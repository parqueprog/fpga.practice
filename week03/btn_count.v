==> flow/design.v <==
module btn_count(
    input clk,
    input reset_n,
    input btnu,
    output reg [15:0] led
    );
    reg btnu_prev;
    reg [3:0] counter = 0;  
    always @(posedge clk or negedge reset_n) begin
        if (!reset_n) begin
            counter <= 0;
            btnu_prev <= 0;               
        end else begin
            btnu_prev <= btnu;
            if (btnu & ~btnu_prev) begin            
                if (counter == 15)
                    counter <= 0;
                else
                    counter <= counter + 1;
            end
        end 
    end
    always @(*) begin
        led = 16'b0000000000000000;
        led[counter] = 1;      
    end
endmodule
**From RTL to reports: btn_count**

The steps from the RTL of btn_count to its reports follow in flow order.
Lines are those of the file above, counted from 1.
Cell names lack the library's common part.
The mark -- stands for no value.

- Top: btn_count
- Clock port: clk
- Standard-cell library: sky130hd
- Corner: tt_025C_1v80

**Word-level counts**

Source: Yosys, flattened and elaborated, memories not mapped. Widths are those after wreduce; folded enables and synchronous resets count as part of the registers. Registers that Yosys merges into a memory's read port (data or address) are not register bits. Print and check cells do not count. Equal cells are merged and count once.

- Add/sub/neg operators: 2
- Equal/unequal tests: 1
- Shifts and indexed selects: 1
- Muxes and demuxes: 1
- Bitwise operators: 2

Operators with widths:

| kind | count |
|---|---|
| 1-bit by 5-bit variable shift with 16-bit output (first input constant) | 1 |
| 4-bit negation with 5-bit output | 1 |
| 4-bit by 1-bit adder with 4-bit output (second input constant) | 1 |
| 4-bit == test (second input constant) | 1 |
| 4-bit 2-to-1 mux | 1 |
| 1-bit bitwise AND | 1 |
| 1-bit NOT | 1 |

- Register bits: 5
- Output and inout port bits: 16
- Cells after elaboration: 9

**Depth**

Depth = most cells in a row (Yosys ltp): at word level without a register or memory, in the mapped netlist without a sequential cell, where the memories' decode and read muxes count.

- Word-level depth: 2
- ABC_AREA: 0
- Mapped depth: 7
- Depth with buffers taken out: 5

**Synthesis result**

The flow's flattened synthesis, as Yosys stat reports it; memories are mapped. The netlist is that of the ABC_AREA named above (0 if unset); the other value can give another one.
The area totals of this step are shown rounded.

Cells by type:

| cell type | count |
|---|---|
| dfrtp_1 | 5 |
| o22ai_1 | 12 |
| ha_1 | 5 |
| nand2_1 | 14 |
| buf_2 | 5 |
| nor2b_1 | 3 |
| a21oi_2 | 2 |
| nor4b_1 | 2 |
| nand3b_1 | 2 |
| nor3_1 | 3 |
| buf_6 | 1 |
| inv_1 | 3 |
| nor2_1 | 3 |
| nand3_1 | 2 |
| o21ai_0 | 2 |
| a311oi_1 | 1 |
| a32oi_1 | 1 |
| and4_1 | 1 |

Other cell types: 12; their cells: 12.

- Cell count: 79
- Synthesis area: 587 µm²
- Area of sequential cells: 125 µm²
- Flip-flops: 5

**Worst setup path after synthesis**

Source: OpenSTA report_checks on the synthesized netlist (no wires, ideal clock, input and output delay 20% of the period each), path of least setup slack; recovery checks are left aside. Register names are those of the netlist, which keeps one name where synthesis merged equal registers.

- Kind: reg-to-output
- Start: reg counter[0]
- End: out led[4]
- Period: 2.22 ns
- Output delay: 0.444 ns
- Arrival: 1.618 ns
- Required time: 1.776 ns
- Path slack: 0.158 ns
- Delay of the path: 1.618 ns
- Driving pins on the path: 8
- Path buffers: 2
- Synthesis period reached: 2.062 ns

"delay of the path" is the arrival time less input delay plus setup time.
A path that ends at an output port has no setup time.
"driving pins on the path": output pins that drive a net of the path, with the launching flip-flop's if there is one; two outputs of one cell count as two.
"synthesis period reached" = period - worst setup slack (recovery checks aside). The figure is calculated, with input and output delays left at 20% of the set period.
Between the ends stands the longest chain of elaborated cells between them, by number of cells; it is not shown to be the way that was timed. Of several equally long chains one is given.
A line is the first line of the expression or statement that the cell stems from. Yosys adds cells for indexed reads and writes and turns some case tables into memories.
At most two assigning lines are given for a register; there are more.

- Cells stage by stage: dfrtp_1 > buf_2 > inv_1 > ha_1 > buf_2 > nor4b_1 > a211oi_1 > nor3_1
- Cells in the longest elaborated chain: 2
- Elaborated cells on any way between the ends: 2
- RTL lines with such cells: 1
- Those cells by class: add/sub (1); shift (1)

Ends and longest elaborated chain, after synthesis:

| element | RTL line | source |
|---|---|---|
| from (decl) | 8 | `reg [3:0] counter = 0;` |
| from (assign) | 11 | `counter <= 0;` |
| from (assign) | 19 | `counter <= counter + 1;` |
| 4-bit negation with 5-bit output | 25 | `led[counter] = 1;` |
| 1-bit by 5-bit variable shift with 16-bit output | 25 |  |
| to (decl) | 5 | `output reg [15:0] led` |

**Worst path after layout**

From the final timing report of record 2: the path of least setup slack in the routed layout; clock arrival at registers is part of the times.

- Kind: reg-to-output
- Start: reg counter[0]
- End: out led[1]
- Period: 3.01 ns
- Output delay: 0.60 ns
- Arrival: 2.24 ns
- Required time: 2.41 ns
- Path slack: 0.17 ns
- Driving pins on the path: 6
- Path buffers: 1

Between the ends stands the longest chain of elaborated cells between them, by number of cells; it is not shown to be the way that was timed. Of several equally long chains one is given.
At most two assigning lines are given for a register; there are more.

- Cells stage by stage: dfrtp_1 > inv_1 > ha_2 > or3_1 > o22ai_1 > clkdlybuf4s50_1
- Cells in the longest elaborated chain: 2
- Elaborated cells on any way between the ends: 2
- RTL lines with such cells: 1
- Those cells by class: add/sub (1); shift (1)

Ends and longest elaborated chain, after layout:

| element | RTL line | source |
|---|---|---|
| from (decl) | 8 | `reg [3:0] counter = 0;` |
| from (assign) | 11 | `counter <= 0;` |
| from (assign) | 19 | `counter <= counter + 1;` |
| 4-bit negation with 5-bit output | 25 | `led[counter] = 1;` |
| 1-bit by 5-bit variable shift with 16-bit output | 25 |  |
| to (decl) | 5 | `output reg [15:0] led` |

Measured data: module btn_count, platform sky130hd, 2 stored runs of the flow under differing settings, order arbitrary. Input and output delays are each 20% of the period that was set; the output load is 0.01 pF.
"reached clock period" means the clock period less the worst setup slack. The figure is calculated, with input and output delays left at 20% of the set period.
By "critical path time" is meant the share of the clock period that the worst setup path is allowed (20% is reserved at inputs, 20% at outputs), minus its slack. Clock arrival times at its registers enter into it.
"power consumption": no workload was simulated; the value follows from the tool's default switching activity.
Measured values are rounded.

### Record 1

Settings: `period_ns=1.86`, `CORE_UTILIZATION=69`, `SETUP_SLACK_MARGIN=0.33`, `PLACE_DENSITY_LB_ADDON=0.1`, `CELL_PAD_IN_SITES_GLOBAL_PLACEMENT=0`, `CELL_PAD_IN_SITES_DETAIL_PLACEMENT=0`, `GPL_ROUTABILITY_DRIVEN=0`, `CTS_CLUSTER_SIZE=33`, `MIN_ROUTING_LAYER=met1`, `MAX_ROUTING_LAYER=met5`, `CAP_MARGIN=20`, `CORE_MARGIN=2`, `SLEW_MARGIN=20`

Not finished: floorplanning ended with error PDN-0185.

### Record 2

Settings: `period_ns=3.01`, `CORE_UTILIZATION=32`, `PLACE_DENSITY_LB_ADDON=0.26`, `CELL_PAD_IN_SITES_GLOBAL_PLACEMENT=0`, `CELL_PAD_IN_SITES_DETAIL_PLACEMENT=2`, `TNS_END_PERCENT=60`, `GPL_TIMING_DRIVEN=1`, `SLEW_MARGIN=5`, `MIN_ROUTING_LAYER=met2`, `CAP_MARGIN=20`, `CORE_MARGIN=2`

- Standard-cell area after routing: 806 µm²
- Final setup TNS: 0.000 ns
- Area inside the die boundary: 2,190 µm²
- Final design utilization: 46.7 %
- Reached clock period: 2.842 ns
- Smallest hold slack: 0.565 ns
- Critical path time: 2.24 ns
- Critical path kind: reg-to-output
- Setup slack of the worst path: 0.168 ns
- Power consumption: 762 uW
- Chip area in the Yosys report: 587 µm²
