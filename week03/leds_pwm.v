==> flow/design.v <==
module leds_pwm(
    input clk,
    input reset_n,
    output reg [5:0] led
    );
    parameter MAX_COUNT = 100;    
    reg [7:0] counter = 0;
    always @(posedge clk or negedge reset_n) begin
        if (!reset_n) begin
            counter <= 0;
            led <= 6'b000000;            
        end else begin
            if (counter == MAX_COUNT - 1)
                counter <= 0;
            else
                counter <= counter + 1;
            led[0] <= (counter < 5)? 1: 0;
            led[1] <= (counter < 20)? 1: 0;
            led[2] <= (counter < 40)? 1: 0;
            led[3] <= (counter < 60)? 1: 0;
            led[4] <= (counter < 80)? 1: 0;
            led[5] <= (counter < 100)? 1: 0;
        end
    end
endmodule
Step by step through the tools: leds_pwm:

The steps from the RTL of leds_pwm to its reports follow in flow order.
Lines are those of the file above, counted from 1.
Operators carry their Yosys type and port widths (W data, S select, Z words).
Library cell names are shortened.
The mark -- stands for no value.

* top: leds_pwm
* clock: clk
* standard-cell library: sky130hd
* corner: tt_025C_1v80

Word-level counts:

Source: Yosys, flattened and elaborated, memories not mapped. Widths are those after wreduce; folded enables and synchronous resets count as part of the registers. Registers that Yosys merges into a memory's read port (data or address) are not register bits. Print and check cells do not count. Equal cells are merged and count once.

* output and inout port bits: 6
* register bits after elaboration: 14
* input bits: 2
* elaborated cells: 17

* equality and inequality tests: 1
* add/sub/neg operators: 1
* order comparisons: 6
* muxes and demuxes: 7

Operators with widths (count)
* $lt A8 B6 Y1 const B: 2
* $lt A8 B7 Y1 const B: 2
* $add A8 B1 Y8 const B: 1
* $lt A8 B3 Y1 const B: 1
* $lt A8 B5 Y1 const B: 1
* $eq A8 B7 Y1 const B: 1
* $mux W8: 1
* $mux W1: 6

Longest topological paths:

Yosys ltp: most cells in a row. Word level: on the elaborated netlist, between registers, memories and ports. Mapped: between sequential cells and ports; inverters and the memories' decode and read muxes count.

* depth after elaboration: 2
* ABC_AREA: 0
* depth in mapped cells: 4
* gate-level depth less buffers: 4

Synthesis result:

Yosys stat after the flow's synthesis: flattened, memories mapped to cells. It holds for the ABC_AREA given above (unset counts as 0); a run with the other value may have another netlist.

Cell types
* dfrtp_1: count 14, area in all 350.336 sq um
* ha_1: count 2, area in all 25.024 sq um
* nor2_1: count 6, area in all 22.522 sq um
* nand3_1: count 4, area in all 20.019 sq um
* nor3_1: count 4, area in all 20.019 sq um
* o21ai_0: count 4, area in all 20.019 sq um
* or3_1: count 3, area in all 18.768 sq um
* xnor2_1: count 2, area in all 17.517 sq um
* inv_1: count 4, area in all 15.014 sq um
* o21a_1: count 2, area in all 15.014 sq um
* a41o_2: count 1, area in all 11.261 sq um
* buf_6: count 1, area in all 11.261 sq um
* nand2_1: count 3, area in all 11.261 sq um
* buf_2: count 2, area in all 10.01 sq um
* mux2i_1: count 1, area in all 10.01 sq um
* o21ai_1: count 2, area in all 10.01 sq um
* o21ba_2: count 1, area in all 10.01 sq um
* a41oi_1: count 1, area in all 8.758 sq um

Other cell types: 5; their cells: 5.

* flip-flop cells: 14
* area of sequential cells: 350.3 sq um
* chip area (Yosys): 640.6 sq um
* cell count: 62
* buffers: 4

Timing after synthesis:

OpenSTA on the mapped netlist: ideal clock, no wires. The path of least setup slack (recovery checks aside). Input and output delay are each 20% of the period. Register names are those of the netlist, which keeps one name where synthesis merged equal registers.

* path kind: reg-to-reg
* start: reg counter[3]
* end: reg counter[2]
* setup time: 130 ps
* delay of the path: 1178 ps
* clock period: 1630 ps
* stages: 5
* slack: 451 ps
* data required time: 1500 ps
* time at the first pin: 0 ps
* buffers on the path: 1
* arrival time: 1048 ps
* synthesis period reached: 1179 ps

"delay of the path" = arrival - input delay + setup time.
"stages": output pins that drive a net of the path, with the launching flip-flop's if there is one; two outputs of one cell count as two.
"synthesis period reached" = period - worst setup slack (recovery checks aside). The figure is calculated, with input and output delays left at 20% of the set period.
Between the ends stands the longest chain of elaborated cells between them, by number of cells; it is not shown to be the way that was timed. Of several equally long chains one is given.
Each line given opens the expression or statement behind the cell; cells for indexed reads and writes are added by Yosys, which also makes memories of some case tables.
At most two assigning lines are given for a register; there are more.

* cells stage by stage: dfrtp_1 > buf_6 > or3_1 > o21ai_1 > mux2i_1
* cells in the longest elaborated chain: 2
* elaborated cells between the ends (all ways): 2
* RTL lines with such cells: 1
* classes of those cells: eq/ne (1); mux (1)

Ends and longest elaborated chain, after synthesis
* from (decl): line 7 `reg [7:0] counter = 0;`
* from (assign): line 10 `counter <= 0;`
* from (assign): line 16 `counter <= counter + 1;`
* $eq A8 B7 Y1: line 13 `if (counter == MAX_COUNT - 1)`
* $mux W8: line 13
* to (assign): line 14 `counter <= 0;`
* to (assign): line 16
* to (decl): line 7

Timing after layout:

Path of least setup slack in the final report of record 1 (OpenROAD, finished layout, wires in). Where an end is a register, its clock arrival counts in the times.
The path's times are printed in steps of 10 ps; the period is the one set.

* path kind: reg-to-output
* start: reg led[1]
* end: out led[1]
* buffers on the path: 1
* arrival time: 1140 ps
* external output delay: 370 ps
* slack: 330 ps
* time at the first pin: 280 ps
* stages: 2
* clock period: 1840 ps
* data required time: 1470 ps

* cells stage by stage: dfrtp_1 > clkdlybuf4s50_1
* cells in the longest elaborated chain: 0
* elaborated cells between the ends (all ways): 0
* RTL lines with such cells: 0

Ends and longest elaborated chain, after layout
* from (decl): line 4 `output reg [5:0] led`
* from (assign): line 11 `led <= 6'b000000;`
* from (assign): line 18 `led[1] <= (counter < 20)? 1: 0;`
* to (decl): line 4

Add stored flow runs of leds_pwm

Below are 2 stored runs of the flow (Yosys, OpenROAD; platform sky130hd) on leds_pwm, each with its settings and what was measured, unordered. Constraints: input delay and output delay 20% of the set period each, output load 0.01 pF.
By "reached clock period" is meant the clock period of the run minus its worst setup slack. This is arithmetic on one report: input and output delays are still those of the set period (20% each).
"critical setup path time": the worst setup path's part of the clock period (all of it between registers, 20% less for each end at a port) less its slack. A launch clock that arrives late makes it longer, a capture clock that arrives late makes it shorter.
"total power after layout" rests on the timing tool's default activity at the inputs, not on a simulated workload.
"critical setup path time" is given in steps of 10 ps.

### Record 1

==> flow/run.sh <==
#!/bin/bash
# the make line also repeats the synthesis and layout settings of config.mk as NAME=value (left out here)
make -C /OpenROAD-flow-scripts/flow DESIGN_CONFIG=/design/flow/config.mk WORK_HOME=/design/flow/orfs CLKGATE_MAP_FILE= finish
==> flow/config.mk <==
export PLATFORM = sky130hd
export DESIGN_NAME = leds_pwm
export DESIGN_NICKNAME = leds_pwm
export VERILOG_FILES = /design/flow/design.v
export SDC_FILE = /design/flow/constraint.sdc
export NUM_CORES = 4
export LEC_CHECK = 0
export ABC_AREA = 0
export CAP_MARGIN = 20
export CELL_PAD_IN_SITES_GLOBAL_PLACEMENT = 0
export CORE_MARGIN = 2
export CORE_UTILIZATION = 52
export GPL_ROUTABILITY_DRIVEN = 0
export HOLD_SLACK_MARGIN = 0.26
export MIN_ROUTING_LAYER = met1
export SLEW_MARGIN = 30
==> flow/constraint.sdc <==
create_clock -name core_clock -period 1.84 [get_ports {clk}]
set_input_delay 0.3680 -clock core_clock [delete_from_list [all_inputs] [get_ports {clk}]]
set_output_delay 0.3680 -clock core_clock [all_outputs]
set_load 0.01 [all_outputs]

Results of record 1:
- Total power after layout: 0.4854 mW
- Standard-cell area of the final layout: 721.9 sq um
- Total die area: 1,528.8 sq um
- Critical setup path time: 1,140 ps
- Kind of the worst setup path: reg-to-output
- Reached clock period: 1,507 ps
- Chip area in the Yosys report: 640.6 sq um
- Utilization after layout: 0.641
- Worst setup slack after layout: 333 ps
- Total negative slack: 0 ps

### Record 2

==> flow/run.sh <==
#!/bin/bash
# the make line also repeats the synthesis and layout settings of config.mk as NAME=value (left out here)
make -C /OpenROAD-flow-scripts/flow DESIGN_CONFIG=/design/flow/config.mk WORK_HOME=/design/flow/orfs CLKGATE_MAP_FILE= finish
==> flow/config.mk <==
export PLATFORM = sky130hd
export DESIGN_NAME = leds_pwm
export DESIGN_NICKNAME = leds_pwm
export VERILOG_FILES = /design/flow/design.v
export SDC_FILE = /design/flow/constraint.sdc
export NUM_CORES = 4
export LEC_CHECK = 0
export CAP_MARGIN = 40
export CORE_MARGIN = 10
export CORE_UTILIZATION = 59
export GPL_ROUTABILITY_DRIVEN = 1
export MAX_ROUTING_LAYER = met5
export PLACE_DENSITY_LB_ADDON = 0.29
export SLEW_MARGIN = 20
==> flow/constraint.sdc <==
create_clock -name core_clock -period 0.938 [get_ports {clk}]
set_input_delay 0.1876 -clock core_clock [delete_from_list [all_inputs] [get_ports {clk}]]
set_output_delay 0.1876 -clock core_clock [all_outputs]
set_load 0.01 [all_outputs]

Outcome of record 2: not finished: routing ended with error DPL-0038
