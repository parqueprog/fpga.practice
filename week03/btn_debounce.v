==> flow/design.v <==
module btn_debounce(
    input clk,
    input reset_n,
    input btnu,
    output reg [15:0] led
    );
    parameter MAX_COUNT_DEB = 50_000;  
    parameter MAX_COUNT_SLOW = 10_000_000;  
    reg btnu0, btnu1;
    reg btnu_state;
    reg [15:0] counter_deb = 0;  
    reg [23:0] counter_slow = 0;  
    reg [3:0] counter = 0;  
    always @(posedge clk or negedge reset_n) begin
        if (!reset_n) begin
            btnu0 <= 0;
            btnu1 <= 0;            
        end else begin
            btnu0 <= btnu;
            btnu1 <= btnu0;
        end
    end
    always @(posedge clk or negedge reset_n) begin
        if (!reset_n) begin
            counter_deb <= 0;
            btnu_state <= 0;            
        end else begin
            if (btnu1 != btnu_state) begin
                if (counter_deb == MAX_COUNT_DEB) begin
                    counter_deb <= 0;
                    btnu_state <= btnu1;
                 end else 
                    counter_deb <= counter_deb + 1;
            end else
                counter_deb <= 0;         
        end
    end
    always @(posedge clk or negedge reset_n) begin
        if (!reset_n) begin
            counter_slow <= 0;
            counter <= 0;            
        end else begin
            if (btnu_state) begin                        
                if (counter_slow == MAX_COUNT_SLOW) begin
                    counter_slow <= 0;    
                    if (counter == 15)
                        counter <= 0;
                    else
                        counter <= counter + 1;
                end else
                    counter_slow <= counter_slow + 1;
            end else
                counter_slow <= 0;
        end
    end
    always @(*) begin
        led = 16'b0000000000000000;
        led[counter] = 1;
    end
endmodule
# [Step by step through the tools: btn_debounce]
# The steps from the RTL of btn_debounce to its reports follow in flow order.
# Lines are those of the file above, counted from 1.
# Operators carry their Yosys type and port widths (W data, S select, Z words).
# A cell with n/a has no value.
[setup] top="btn_debounce" clock_port="clk" cell_library="sky130hd" pvt_corner="tt_025C_1v80"

# [After elaboration]
# Source: Yosys, flattened and elaborated, memories not mapped. Widths are those after wreduce. Registers that Yosys merges into a memory's read port (data or address) are not register bits. Print and check cells do not count. Equal cells are merged and count once.
[op_classes] add_sub_neg=4 n_eq=4 shift=1 muxes=5 reduce_and_logical=2
[ops] operator="$mux W24" n=2
[ops] operator="$mux W16" n=2
[ops] operator="$add A24 B1 Y24 const B" n=1
[ops] operator="$eq A24 B24 Y1 const B" n=1
[ops] operator="$shift A1 B5 Y16 const A" n=1
[ops] operator="$add A16 B1 Y16 const B" n=1
[ops] operator="$eq A16 B16 Y1 const B" n=1
[ops] operator="$neg A4 Y5" n=1
[ops] operator="$reduce_and A2 Y1" n=2
[ops] operator="$add A4 B1 Y4 const B" n=1
[ops] operator="$eq A4 B4 Y1 const B" n=1
[ops] operator="$mux W4" n=1
[ops] operator="$ne A1 B1 Y1" n=1
[bits] reg_bits=47 inputBits=3

# [Depth]
# Depth = most cells in a row (Yosys ltp): at word level without a register or memory, in the mapped netlist without a sequential cell, where the memories' decode and read muxes count.
[logic_depth] word_depth=3 abc_area=1 depth_mapped=9

# [Synthesis result]
# Source: synth_stat.txt of the flow (Yosys; design flattened, memories mapped). It holds for the ABC_AREA given above (unset counts as 0); a run with the other value may have another netlist.
[by_type] cell_type="sky130_fd_sc_hd__dfrtp_1" n=47 type_area_um2=1.18E+03
[by_type] cell_type="sky130_fd_sc_hd__nor2_1" n=80 type_area_um2=300.288
[by_type] cell_type="sky130_fd_sc_hd__nand2_1" n=77 type_area_um2=289.027
[by_type] cell_type="sky130_fd_sc_hd__nand3_1" n=40 type_area_um2=200.192
[by_type] cell_type="sky130_fd_sc_hd__inv_1" n=47 type_area_um2=176.419
[by_type] cell_type="sky130_fd_sc_hd__nor3_1" n=26 type_area_um2=130.125
[by_type] cell_type="sky130_fd_sc_hd__ha_1" n=9 type_area_um2=112.608
[by_type] cell_type="sky130_fd_sc_hd__xor2_1" n=11 type_area_um2=96.342
[by_type] cell_type="sky130_fd_sc_hd__nand2_2" n=12 type_area_um2=75.072
[by_type] cell_type="sky130_fd_sc_hd__nor2_2" n=12 type_area_um2=75.072
[by_type] cell_type="sky130_fd_sc_hd__xnor2_1" n=8 type_area_um2=70.067
[by_type] cell_type="sky130_fd_sc_hd__nor2_4" n=6 type_area_um2=67.565
[by_type] cell_type="sky130_fd_sc_hd__nand4_1" n=9 type_area_um2=56.304
[by_type] cell_type="sky130_fd_sc_hd__a21oi_1" n=7 type_area_um2=35.034
[by_type] cell_type="sky130_fd_sc_hd__xor2_2" n=1 type_area_um2=16.266
[by_type] cell_type="sky130_fd_sc_hd__inv_2" n=4 type_area_um2=15.014
[by_type] cell_type="sky130_fd_sc_hd__nand2_4" n=1 type_area_um2=11.261
[by_type] cell_type="sky130_fd_sc_hd__nand3_2" n=1 type_area_um2=10.01
# Not listed: further types 9, cells in them 10.
[synth_totals] cells=408 synth_area_mm2=0.0029766 seqArea_mm2=0.0011761 flip_flops=47 buf_cells=3

# [Worst setup path after synthesis]
# OpenSTA on the mapped netlist: ideal clock, no wires. The path of least setup slack (recovery checks aside). Input and output delay are each 20% of the period. Register names are those of the netlist, which keeps one name where synthesis merged equal registers.
[synth_path] path_kind="flip-flop to output port" start="reg counter[0]" end="out led[13]" clock_period_ns=2.74 out_delay_ns=0.548 arrival_ns=1.473 required_ns=2.192 setup_slack_ns=0.719 delay_ns=1.473 path_stages=8 n_path_buf=0 period_less_setup_slack_ns=2.021
# "delay_ns" = arrival - input delay + setup time.
# A path that ends at an output port has no setup time.
# "path_stages": output pins that drive a net of the path, with the launching flip-flop's if there is one; two outputs of one cell count as two.
# "period_less_setup_slack_ns" is the clock period less the worst setup slack; recovery checks do not enter. This is arithmetic on one report: input and output delays are still those of the set period (20% each).
# The rows between start and end are the longest chain of elaborated cells between them; the timing report does not say that the signal goes this way. Where chains are equally long, one stands for them.
# Each line given opens the expression or statement behind the cell; cells for indexed reads and writes are added by Yosys, which also makes memories of some case tables.
# A register here has more assigning lines than the two given.
[synth_between] cell_sequence="sky130_fd_sc_hd__dfrtp_1 -> sky130_fd_sc_hd__inv_1 -> sky130_fd_sc_hd__ha_1 -> sky130_fd_sc_hd__inv_1 -> sky130_fd_sc_hd__nand2_1 -> sky130_fd_sc_hd__nand2_1 -> sky130_fd_sc_hd__inv_1 -> sky130_fd_sc_hd__nor3_1" elab_chain_cells=2
[synth_lines] element="start, declared" line=13 text="reg [3:0] counter = 0;"
[synth_lines] element="start, assigned" line=41 text="counter <= 0;"
[synth_lines] element="start, assigned" line=49 text="counter <= counter + 1;"
[synth_lines] element="$neg A4 Y5" line=58 text="led[counter] = 1;"
[synth_lines] element="$shift A1 B5 Y16" line=58
[synth_lines] element="end, declared" line=5 text="output reg [15:0] led"

# [Path in the finished layout]
# Path of least setup slack in the final report of flow run 1 (OpenROAD, finished layout, wires in). Where an end is a register, its clock arrival counts in the times.
[layout_path] path_kind="flip-flop to output port" start="reg counter[0]" end="out led[5]" clock_period_ns=3.85 out_delay_ns=0.77 arrival_ns=1.90 required_ns=3.08 setup_slack_ns=1.18 path_stages=7 n_path_buf=3
# The rows between start and end are the longest chain of elaborated cells between them; the timing report does not say that the signal goes this way. Where chains are equally long, one stands for them.
# A register here has more assigning lines than the two given.
[layout_between] cell_sequence="sky130_fd_sc_hd__dfrtp_2 -> sky130_fd_sc_hd__buf_4 -> sky130_fd_sc_hd__o31ai_1 -> sky130_fd_sc_hd__nand2_2 -> sky130_fd_sc_hd__buf_4 -> sky130_fd_sc_hd__nor3_1 -> sky130_fd_sc_hd__dlygate4sd2_1" elab_chain_cells=2
[layout_lines] element="start, declared" line=13 text="reg [3:0] counter = 0;"
[layout_lines] element="start, assigned" line=41 text="counter <= 0;"
[layout_lines] element="start, assigned" line=49 text="counter <= counter + 1;"
[layout_lines] element="$neg A4 Y5" line=58 text="led[counter] = 1;"
[layout_lines] element="$shift A1 B5 Y16" line=58
[layout_lines] element="end, declared" line=5 text="output reg [15:0] led"

## Implementation results

Top module btn_debounce; platform sky130hd; tools Yosys and OpenROAD; 2 stored runs in no particular order. Input and output delays are each 20% of the period that was set; the output load is 0.01 pF.
"achieved clock period": clock period set for the run, less the worst setup slack. It is reckoned from that one timing run; input and output delays stay at 20% of the period that was set.
"power" is the tool's figure for a default switching activity; nothing was simulated.
[flow run 1] settings: period_ns=3.85, CORE_UTILIZATION=23, SETUP_SLACK_MARGIN=0.97, PLACE_DENSITY=0.41, CORE_ASPECT_RATIO=0.9, CORE_MARGIN=10, CELL_PAD_IN_SITES_GLOBAL_PLACEMENT=2, ABC_AREA=1, GPL_ROUTABILITY_DRIVEN=1, CTS_CLUSTER_SIZE=41, CTS_CLUSTER_DIAMETER=389, CAP_MARGIN=5, SLEW_MARGIN=35, MIN_ROUTING_LAYER=met2, MAX_ROUTING_LAYER=met5
[flow run 1] result: chip area after synthesis (Yosys) 0.0029766 sq mm, die area 0.0178986 sq mm, utilization 27.9%, worst setup slack after layout 1.184 ns, power 1.027 mW, achieved clock period 2.666 ns
[flow run 2] settings: period_ns=2.54, CORE_UTILIZATION=43, SETUP_SLACK_MARGIN=0.69, PLACE_DENSITY=0.5, CORE_ASPECT_RATIO=1.53, CORE_MARGIN=7, ABC_AREA=1, GPL_ROUTABILITY_DRIVEN=0, CAP_MARGIN=20, MIN_ROUTING_LAYER=met1, MAX_ROUTING_LAYER=met5, SLEW_MARGIN=20
[flow run 2] result: chip area after synthesis (Yosys) 0.0029766 sq mm, die area 0.0095007 sq mm, utilization 53.2%, worst setup slack after layout 0.342 ns, power 1.366 mW, achieved clock period 2.198 ns
